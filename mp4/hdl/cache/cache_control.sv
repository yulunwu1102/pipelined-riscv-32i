==> flow/design.v <==
interface bmem_itf(
    input   bit         clk,
    input   bit         rst
);
    logic   [31:0]      addr;
    logic               read;
    logic               write;
    logic   [63:0]      rdata;
    logic   [63:0]      wdata;
    logic               resp;
    bit                 error = 1'b0;
    modport dut (
        input           clk,
        input           rst,
        output          addr,
        output          read,
        output          write,
        input           rdata,
        output          wdata,
        input           resp
    );
    modport mem (
        input           clk,
        input           rst,
        input           addr,
        input           read,
        input           write,
        output          rdata,
        input           wdata,
        output          resp,
        output          error
    );
    modport mon (
        input           clk,
        input           rst,
        input           addr,
        input           read,
        input           write,
        input           rdata,
        input           wdata,
        input           resp,
        output          error
    );
endinterface
interface mem_itf(
    input   bit         clk,
    input   bit         rst
);
    logic   [31:0]      addr;
    logic               read;
    logic               write;
    logic   [3:0]       wmask;
    logic   [31:0]      rdata;
    logic   [31:0]      wdata;
    logic               resp;
    bit                 error = 1'b0;
    modport dut (
        input           clk,
        input           rst,
        output          addr,
        output          read,
        output          write,
        output          wmask,
        input           rdata,
        output          wdata,
        input           resp
    );
    modport mem (
        input           clk,
        input           rst,
        input           addr,
        input           read,
        input           write,
        input           wmask,
        output          rdata,
        input           wdata,
        output          resp,
        output          error
    );
    modport mon (
        input           clk,
        input           rst,
        input           addr,
        input           read,
        input           write,
        input           wmask,
        input           rdata,
        input           wdata,
        input           resp,
        output          error
    );
endinterface
interface mon_itf(
    input   bit             clk,
    input   bit             rst
);
            logic           valid;
            logic   [63:0]  order;
            logic   [31:0]  inst;
            logic           halt;
            logic   [4:0]   rs1_addr;
            logic   [4:0]   rs2_addr;
            logic   [31:0]  rs1_rdata;
            logic   [31:0]  rs2_rdata;
            logic   [4:0]   rd_addr;
            logic   [31:0]  rd_wdata;
            logic   [31:0]  pc_rdata;
            logic   [31:0]  pc_wdata;
            logic   [31:0]  mem_addr;
            logic   [3:0]   mem_rmask;
            logic   [3:0]   mem_wmask;
            logic   [31:0]  mem_rdata;
            logic   [31:0]  mem_wdata;
            bit             error = 1'b0;
endinterface
package pcmux;
typedef enum bit [1:0] {
    pc_plus4  = 2'b00
    ,alu_out  = 2'b01
    ,alu_mod2 = 2'b10
    ,br       = 2'b11
} pcmux_sel_t;
endpackage
package marmux;
typedef enum bit {
    pc_out = 1'b0
    ,alu_out = 1'b1
} marmux_sel_t;
endpackage
package cmpmux;
typedef enum bit {
    rs2_out = 1'b0
    ,i_imm = 1'b1
} cmpmux_sel_t;
endpackage
package alumux;
typedef enum bit {
    rs1_out = 1'b0
    ,pc_out = 1'b1
} alumux1_sel_t;
typedef enum bit [2:0] {
    i_imm    = 3'b000
    ,u_imm   = 3'b001
    ,b_imm   = 3'b010
    ,s_imm   = 3'b011
    ,j_imm   = 3'b100
    ,rs2_out = 3'b101
} alumux2_sel_t;
endpackage
package regfilemux;
typedef enum bit [3:0] {
    alu_out   = 4'b0000
    ,br_en    = 4'b0001
    ,u_imm    = 4'b0010
    ,lw       = 4'b0011
    ,pc_plus4 = 4'b0100
    ,lb        = 4'b0101
    ,lbu       = 4'b0110   
    ,lh        = 4'b0111
    ,lhu       = 4'b1000   
} regfilemux_sel_t;
endpackage
module cache_control #(
            parameter       s_way     = 2,
            parameter       s_way_num = 2**s_way,
            parameter       s_plru    = 2**s_way-1,
            parameter       s_offset = 5,
            parameter       s_index  = 4,
            parameter       s_tag    = 32 - s_offset - s_index,
            parameter       s_mask   = 2**s_offset,
            parameter       s_line   = 8*s_mask,
            parameter       num_sets = 2**s_index
) (
    input logic clk,
    input logic rst,
    input logic mem_read,
    input logic mem_write,
    output logic mem_resp,
    input logic [s_mask-1:0] mem_byte_enable256,
    input logic [31:0] mem_address,
    output logic [s_index-1:0] index,
    output logic [s_tag-1:0] tag,
    input logic pmem_resp,
    output logic pmem_read,
    output logic pmem_write,
    output logic [31:0] pmem_address,
    output logic [s_way_num-1:0] data_we,
    output logic [s_way_num-1:0] tag_we,
    output logic [s_way_num-1:0] dirty_we,
    output logic [s_way_num-1:0] valid_we,
    output logic plru_we,
    output logic [s_mask-1:0] mask_val,
    output logic data_in_sel,
    output logic data_out_sel,
    input logic [s_plru-1:0] plru_o,
    input logic hit,
    input logic valid_o,
    input logic [s_way-1:0] way_index,
    output logic     victim_data_we,
    output logic     victim_tag_we,
    output logic     victim_dirty_we,
    output logic     victim_valid_we,
    input logic victim_hit,
    input logic victim_dirty_o,
    output logic valid_i,
    output logic dirty_i,
    output logic [s_plru-1:0] plru_i, 
    output logic [s_way-1:0] evict_index,
    input logic [s_tag-1:0] victim_tag_o,
    output logic [23:0] hit_counter,
    output logic [23:0] miss_counter
);
    logic [s_plru-1:0] next_plru_hit;
    logic [s_plru-1:0] next_plru_hit_mask;
    logic [s_way_num-1:0] we_mask;
    logic [s_way-1:0] way_next;
    logic [s_way-1:0] way_next_para;
    logic [s_way_num-1:0] write_hit_mask;
    logic [s_way-1:0] whm_shifter; 
    logic [s_way_num-1:0] wm_shifter;
    assign whm_shifter = {{(s_way-1){1'b0}}, 1'b1};
    assign wm_shifter = {{(s_way_num-1){1'b0}}, 1'b1};
    assign write_hit_mask = whm_shifter << way_index;
    assign evict_index = way_next;
    assign index = mem_address[s_offset + s_index-1:s_offset];
    assign tag = mem_address[31:s_offset + s_index];
    enum int unsigned {
        rest,
        compare_tag,
        write_back,
        allocate
    } state, next_states, prev_states, prev_prev_states;
    logic [31:0] mem_address_1;
    logic [s_mask-1:0] mem_byte_enable256_1;
    logic mem_read_1;
    logic mem_write_1;
    logic same_addr;
    logic same_mbe;
    logic same_read;
    logic same_write;
    logic dont_go_to_comparetag;
    always_ff @( posedge clk ) begin : pass
            mem_address_1 <= mem_address;
            mem_byte_enable256_1 <= mem_byte_enable256;
            mem_read_1 <= mem_read;
            mem_write_1 <= mem_write;
    end
    assign same_addr = (mem_address == mem_address_1) &&  (mem_address != 32'h40000000);
    assign same_mbe = (mem_byte_enable256_1 == mem_byte_enable256);
    assign same_read = (mem_read == mem_read_1);
    assign same_write = (mem_write == mem_write_1); 
    assign dont_go_to_comparetag = {same_addr, same_read, same_write, same_mbe} == 4'b1111;
    function void load_data(logic [s_way_num-1:0] we_mask);
        data_we = we_mask;
    endfunction
    function void load_tag(logic [s_way_num-1:0] we_mask);
        tag_we = we_mask;
    endfunction
    function void load_valid(logic valid_val);
        valid_we = we_mask;
        valid_i = valid_val;
    endfunction
    function void load_dirty(logic dirty_val, logic [s_way_num-1:0] we_mask);
        dirty_we = we_mask;
        dirty_i = dirty_val;
    endfunction
    function void victim_load_data(logic victim_data_we_val);
        victim_data_we = victim_data_we_val;
    endfunction
    function void victim_load_tag(logic  victim_tag_we_val);
        victim_tag_we = victim_tag_we_val;
    endfunction
    function void victim_load_valid(logic victim_valid_we_val);
        victim_valid_we = victim_valid_we_val;
    endfunction
    function void victim_load_dirty(logic victim_dirty_we_val);
        victim_dirty_we = victim_dirty_we_val;
    endfunction
    function void load_plru(logic [s_plru-1:0] plru_val);
        plru_we = 1'b1;
        plru_i = plru_val;
    endfunction
    function void set_data_in(logic data_in_sel_val);
        data_in_sel = data_in_sel_val;
    endfunction
    function void set_data_out(logic data_out_sel_val);
        data_out_sel = data_out_sel_val;
    endfunction
    function void set_defaults();
        data_we = '0;
        tag_we = '0;
        plru_we = '0;
        dirty_we = '0;
        valid_we = '0;
        data_in_sel = '1;
        data_out_sel = '0;
        valid_i = '0;
        dirty_i = '0;
        plru_i = '0;
        pmem_read = '0;
        pmem_write = '0;
        mem_resp = '0;
        victim_data_we = '0;
        victim_tag_we = '0;
        victim_valid_we = '0;
        victim_dirty_we = '0;
        mask_val = mem_byte_enable256;
    endfunction
    always_comb
    begin : state_actions
        set_defaults();
        case (state)
            rest: begin
                mem_resp = dont_go_to_comparetag;
            end
            compare_tag: begin
                if(hit && ~victim_hit) begin
                    mask_val = mem_byte_enable256;
                    load_plru(next_plru_hit);
                    if (mem_read) begin
                        set_data_out(0);
                        mem_resp = 1'b1;
                    end else if (mem_write) begin
                        set_data_in(0);
                        load_dirty(1, write_hit_mask);
                        load_data(write_hit_mask);
                        set_data_out(0); 
                        mem_resp = 1'b1;
                    end else begin
                    end
                end
                else if (~hit && victim_hit) begin
                    set_data_in(1);  
                    set_data_out(1);  
                    mask_val = {s_mask{1'b1}};
                    load_dirty(0, we_mask);
                    load_valid(1);
                    load_data(we_mask);
                    load_tag(we_mask);
                    victim_load_dirty(1'b1);
                    victim_load_valid(1'b1);
                    victim_load_data(1'b1);
                    victim_load_tag(1'b1);
                end
            end
            write_back: begin
                pmem_write = 1'b1;
                mask_val = mem_byte_enable256;
            end
            allocate: begin
                mask_val = {s_mask{1'b1}};
                pmem_read = 1'b1;
                set_data_in(0);  
                victim_load_dirty(1'b1);
                victim_load_valid(1'b1);
                victim_load_data(1'b1);
                victim_load_tag(1'b1);
            end
        endcase
    end
    always_comb
    begin : next_state_logic
        if (rst) begin
            next_states = rest;
        end
        else begin
            case (state)
                rest: begin
                    if ((mem_write || mem_read) && ~dont_go_to_comparetag) begin
                        next_states = compare_tag;
                    end else begin
                        next_states = rest;
                    end
                end
                compare_tag: begin
                    if (hit && valid_o) begin
                        next_states = rest;
                    end else if (~hit && victim_hit) begin
                        next_states = compare_tag;
                    end else if (~hit && ~victim_hit && victim_dirty_o) begin
                        next_states = write_back;
                    end else if (~hit && ~victim_hit && ~victim_dirty_o) begin
                        next_states = allocate;
                    end else begin  
                        next_states = allocate;
                    end
                end
                write_back: begin
                    if (pmem_resp) begin
                        next_states = allocate;
                    end else begin
                        next_states = write_back;                    
                    end
                end
                allocate: begin
                    if (pmem_resp) begin
                        next_states = compare_tag;
                    end else begin
                        next_states = allocate;                    
                    end
                end
                default: next_states = rest;
            endcase
        end
    end
    logic miss_curr_way_digit;
    int miss_mask_pos_high;
    int miss_mask_pos_low;
    int miss_shift_digit_high;
    int miss_shift_digit_low;
    logic [s_way-1:0] miss_shifted_way;
    always_comb begin
        for (int k=0; k<s_way; k++) begin
            miss_mask_pos_low = (s_plru)-(2**(k+1)-1);
            miss_mask_pos_high = (s_plru)-(2**(k+1)-1) + (2**k-1);
            if(k==0) begin
                way_next_para[s_way-1-k] = plru_o[miss_mask_pos_high];
                miss_shifted_way = '0;
            end else begin
                miss_shifted_way = way_next_para >> (s_way-k);
                way_next_para[s_way-1-k] = plru_o[miss_mask_pos_high-miss_shifted_way];
            end
        end
        way_next = way_next_para;
        we_mask = wm_shifter << way_next;
    end
    logic curr_way_digit;
    int hit_mask_pos_high;
    int hit_mask_pos_low;
    int shift_digit_high;
    int shift_digit_low;
    logic [s_way-1:0] shifted_way;
    logic [s_plru-1:0] next_plru_hit_test;
    logic [s_plru-1:0] next_plru_hit_mask_pos_record;
    always_comb begin
        next_plru_hit_mask = '0;
        next_plru_hit_mask_pos_record = '0;
        for (int i=0; i<s_way; i++) begin
            curr_way_digit = way_index[s_way-1-i];
            hit_mask_pos_low = (s_plru)-(2**(i+1)-1);
            hit_mask_pos_high = (s_plru)-(2**(i+1)-1) + (2**i-1);
            shift_digit_high = 2**s_way-1;
            shift_digit_low = 2**s_way-1 - (i+1);
            if(i==0) begin
                next_plru_hit_mask[hit_mask_pos_high]  = ~curr_way_digit;
                next_plru_hit_mask_pos_record[hit_mask_pos_high] = 1'b1;
                shifted_way = way_index;
            end else begin
                shifted_way = way_index >> (s_way-i);
                next_plru_hit_mask[hit_mask_pos_high-shifted_way]  = ~curr_way_digit;
                next_plru_hit_mask_pos_record[hit_mask_pos_high-shifted_way] = 1'b1;
            end
        end
        for (int j=0; j<s_plru; ++j) begin
            if (next_plru_hit_mask_pos_record[j]==1'b1) begin
                next_plru_hit_test[j] = next_plru_hit_mask[j];
            end else begin
                next_plru_hit_test[j] = plru_o[j];                
            end
        end
        next_plru_hit = next_plru_hit_test;
    end
    always_comb begin : PMEM_OP        
        unique case (pmem_write)
            1'b0: pmem_address = {mem_address[31:s_offset], {s_offset{1'b0}}};
            1'b1: pmem_address = {victim_tag_o, index, {s_offset{1'b0}}}; 
            default: pmem_address = {mem_address[31:s_offset], {s_offset{1'b0}}};
        endcase             
    end
    always_ff @(posedge clk)
    begin: next_state_assignment
        state <= next_states;
        prev_states <= state;
        prev_prev_states <= prev_states;
    end
    always @(posedge clk) begin
        if (rst) begin
            hit_counter <= 24'b0;
            miss_counter <= 24'b0;
        end else if (state == compare_tag) begin
            if ((next_states == rest) && ((prev_states == rest) || ((prev_states == compare_tag) && (prev_prev_states != allocate)))) begin
                hit_counter <= hit_counter + 24'b1;
            end else if ((next_states == write_back) || (next_states == allocate)) begin
                miss_counter <= miss_counter + 24'b1;
            end
        end
    end
endmodule : cache_control
# From RTL to reports: cache_control
# What the tools print for cache_control, step after step.
# Line numbers count from 1 in the design file above.
# Operators: Yosys type, input widths -> output width; for muxes data width and select width s.
# Library cell names are shortened.
design:
  top: "cache_control"
  clk_port: "clk"
  lib: "sky130hd"
  corner: "tt_025C_1v80"

# Word level
# Counts by Yosys on the flattened word-level netlist (proc, flatten, opt, wreduce; memories kept). Register bits leave out memories and registers merged into their read ports (data or address); mux counts leave out enables and synchronous resets folded into registers. Print and check cells are left out. Cells with the same type and inputs are merged into one.
bits:
  reg_bits: 120
  wordCells: 103
  input_bits: 101
  out_inout_bits: 172
op_classes:
  logic: 11
  muxes: 43
  addsub: 5
  n_reduce_logical: 17
  shifts: 5
  n_eq: 13
ops:
  columns: ["op", "count"]
  rows:
  - ["$pmux 32 s2", 2]
  - ["$logic_not 32->1", 3]
  - ["$eq 32x32->1", 2]
  - ["$mux 32", 2]
  - ["$add 24x1->24 const B", 2]
  - ["$shift 1x33->3", 1]
  - ["$shift 1x33->3 const A", 1]
  - ["$neg 32->33", 1]
  - ["$ne 32x31->1 const B", 1]
  - ["$mux 4", 7]
  - ["$mux 1", 22]
  - ["$logic_and 1x1->1", 9]
  - ["$shl 1x2->4 const A", 2]
  - ["$eq 2x2->1 const B", 4]
  - ["$pmux 2 s4", 1]
  - ["$mux 2", 4]
  - ["$not 1->1", 7]
  - ["$or 3x3->3", 2]
  - ["$mux 3", 2]
  - ["$pmux 1 s2", 3]
  - ["$sub 1x1->2 const A", 2]
  - ["$eq 2x1->1 const B", 2]
  - ["$eq 4x4->1 const B", 1]
  - ["$logic_or 1x1->1", 3]
  - ["$shiftx 3x2->1", 1]
  - ["$and 3x3->3", 1]
  - ["$not 3->3", 1]
  - ["$reduce_and 3->1", 1]
# Other operator kinds: 3; their cells: 4.

# Longest topological paths
# Depth = most cells in a row (Yosys ltp): at word level without a register or memory, in the mapped netlist without a sequential cell, where the memories' decode and read muxes count.
depth:
  ltp_word: 12
  abc_area: 0
  mapped_depth: 8
  mapped_depth_nobuf: 6

# Mapped cells and area
# The flow's flattened synthesis, as Yosys stat reports it; memories are mapped. The netlist is that of the ABC_AREA named above (0 if unset); the other value can give another one.
mapped:
  flip_flops: 120
  yosys_area_um2: 5667.9
  buffers: 68
  mapped_cells: 601
  seqArea_um2: 2402.3
by_type:
  columns: ["cell", "count", "type_area_um2"]
  rows:
  - ["dfxtp_1", 120, 2.4E+03]
  - ["xnor2_1", 64, 560.538]
  - ["buf_4", 49, 367.853]
  - ["xor2_1", 35, 306.544]
  - ["mux2_2", 26, 292.781]
  - ["nand2b_1", 34, 212.704]
  - ["nor4_1", 30, 187.68]
  - ["nor2_1", 49, 183.926]
  - ["nand4_1", 17, 106.352]
  - ["nand3_1", 19, 95.091]
  - ["nor3_1", 16, 80.077]
  - ["or3_1", 11, 68.816]
  - ["inv_1", 18, 67.565]
  - ["nand2_1", 18, 67.565]
  - ["a21oi_1", 12, 60.058]
  - ["o21ai_0", 11, 55.053]
  - ["clkbuf_1", 11, 41.29]
  - ["nor2b_1", 6, 37.536]
# Not listed: further types 35, cells in them 55.

# Path before layout
# Source: OpenSTA report_checks on the synthesized netlist (no wires, ideal clock, input and output delay 20% of the period each), path of least setup slack; recovery checks are left aside. Register names are those of the netlist, which keeps one name where synthesis merged equal registers.
synth_timing:
  kind: "in2out"
  from: "input mem_byte_enable256[6]"
  to: "output mem_resp"
  clock_period_ns: 3.41
  n_path_buf: 0
  t_arrival_ns: 2.082
  launch_ns: 0.682
  output_delay_ns: 0.682
  path_stages: 5
  input_delay_ns: 0.682
  slack_ns: 0.646
  required_time_ns: 2.728
  delay_ns: 1.400
  synth_period_reached_ns: 2.764
# "delay_ns" is the arrival time less input delay plus setup time.
# A path that ends at an output port has no setup time.
# "path_stages": output pins that drive a net of the path, with the launching flip-flop's if there is one; two outputs of one cell count as two.
# "synth_period_reached_ns" is the clock period less the worst setup slack; recovery checks do not enter. This is arithmetic on one report: input and output delays are still those of the set period (20% each).
# The rows between start and end are the longest chain of elaborated cells between them; the timing report does not say that the signal goes this way. Where chains are equally long, one stands for them.
# Each line given opens the expression or statement behind the cell; cells for indexed reads and writes are added by Yosys, which also makes memories of some case tables.
synth_via:
  cell_sequence: "xor2_1 -> nor4_1 -> o2111ai_1 -> or3_1 -> o41ai_1"
  elab_chain_len: 3
  cone_cells: 3
  cone_lines: 3
  cone_classes: "eq/ne: 2; mux: 1"
synth_lines:
  columns: ["element", "line_no", "source"]
  rows:
  - ["from (decl)", 179, "input logic [s_mask-1:0] mem_byte_enable256,"]
  - ["$eq 32x32->1", 249, "assign same_mbe = (mem_byte_enable256_1 == mem_byte_enable256);"]
  - ["$eq 4x4->1", 252, "assign dont_go_to_comparetag = {same_addr, same_read, same_write, same_mbe} == 4'b1111;"]
  - ["$pmux 1 s2", 312, "case (state)"]
  - ["to (decl)", 178, "output logic mem_resp,"]

Top module cache_control; platform sky130hd; tools Yosys and OpenROAD; 2 stored runs in no particular order. Input and output delays are each 20% of the period that was set; the output load is 0.01 pF.

--- entry A ---
==> flow/run.sh <==
#!/bin/bash
# the make line also repeats the synthesis and layout settings of config.mk as NAME=value (left out here)
make -C /OpenROAD-flow-scripts/flow DESIGN_CONFIG=/design/flow/config.mk WORK_HOME=/design/flow/orfs CLKGATE_MAP_FILE= finish
==> flow/config.mk <==
export PLATFORM = sky130hd
export DESIGN_NAME = cache_control
export DESIGN_NICKNAME = cache_control
export VERILOG_FILES = /design/flow/design.v
export SDC_FILE = /design/flow/constraint.sdc
export NUM_CORES = 4
export LEC_CHECK = 0
export CAP_MARGIN = 20
export CORE_MARGIN = 4
export CORE_UTILIZATION = 65
export CTS_CLUSTER_DIAMETER = 399
export CTS_CLUSTER_SIZE = 11
export MAX_ROUTING_LAYER = met4
export MIN_ROUTING_LAYER = met2
export PLACE_DENSITY_LB_ADDON = 0.1
export SLEW_MARGIN = 35
export TNS_END_PERCENT = 10
==> flow/constraint.sdc <==
create_clock -name core_clock -period 3.17 [get_ports {clk}]
set_input_delay 0.6340 -clock core_clock [delete_from_list [all_inputs] [get_ports {clk}]]
set_output_delay 0.6340 -clock core_clock [all_outputs]
set_load 0.01 [all_outputs]

==> results, as YAML <==
outcome: "stopped before the end: placement reported FLW-0024"

--- entry B ---
==> flow/run.sh <==
#!/bin/bash
# the make line also repeats the synthesis and layout settings of config.mk as NAME=value (left out here)
make -C /OpenROAD-flow-scripts/flow DESIGN_CONFIG=/design/flow/config.mk WORK_HOME=/design/flow/orfs CLKGATE_MAP_FILE= finish
==> flow/config.mk <==
export PLATFORM = sky130hd
export DESIGN_NAME = cache_control
export DESIGN_NICKNAME = cache_control
export VERILOG_FILES = /design/flow/design.v
export SDC_FILE = /design/flow/constraint.sdc
export NUM_CORES = 4
export LEC_CHECK = 0
export CAP_MARGIN = 30
export CORE_MARGIN = 5
export CORE_UTILIZATION = 53
export CTS_CLUSTER_DIAMETER = 346
export GPL_TIMING_DRIVEN = 1
export MIN_ROUTING_LAYER = met2
export PLACE_DENSITY_LB_ADDON = 0.3
export SETUP_SLACK_MARGIN = -0.14
export SLEW_MARGIN = 20
export TNS_END_PERCENT = 35
==> flow/constraint.sdc <==
create_clock -name core_clock -period 1.72 [get_ports {clk}]
set_input_delay 0.3440 -clock core_clock [delete_from_list [all_inputs] [get_ports {clk}]]
set_output_delay 0.3440 -clock core_clock [all_outputs]
set_load 0.01 [all_outputs]

==> results, as YAML <==
outcome: "stopped before the end: clock tree synthesis reported DPL-0033"
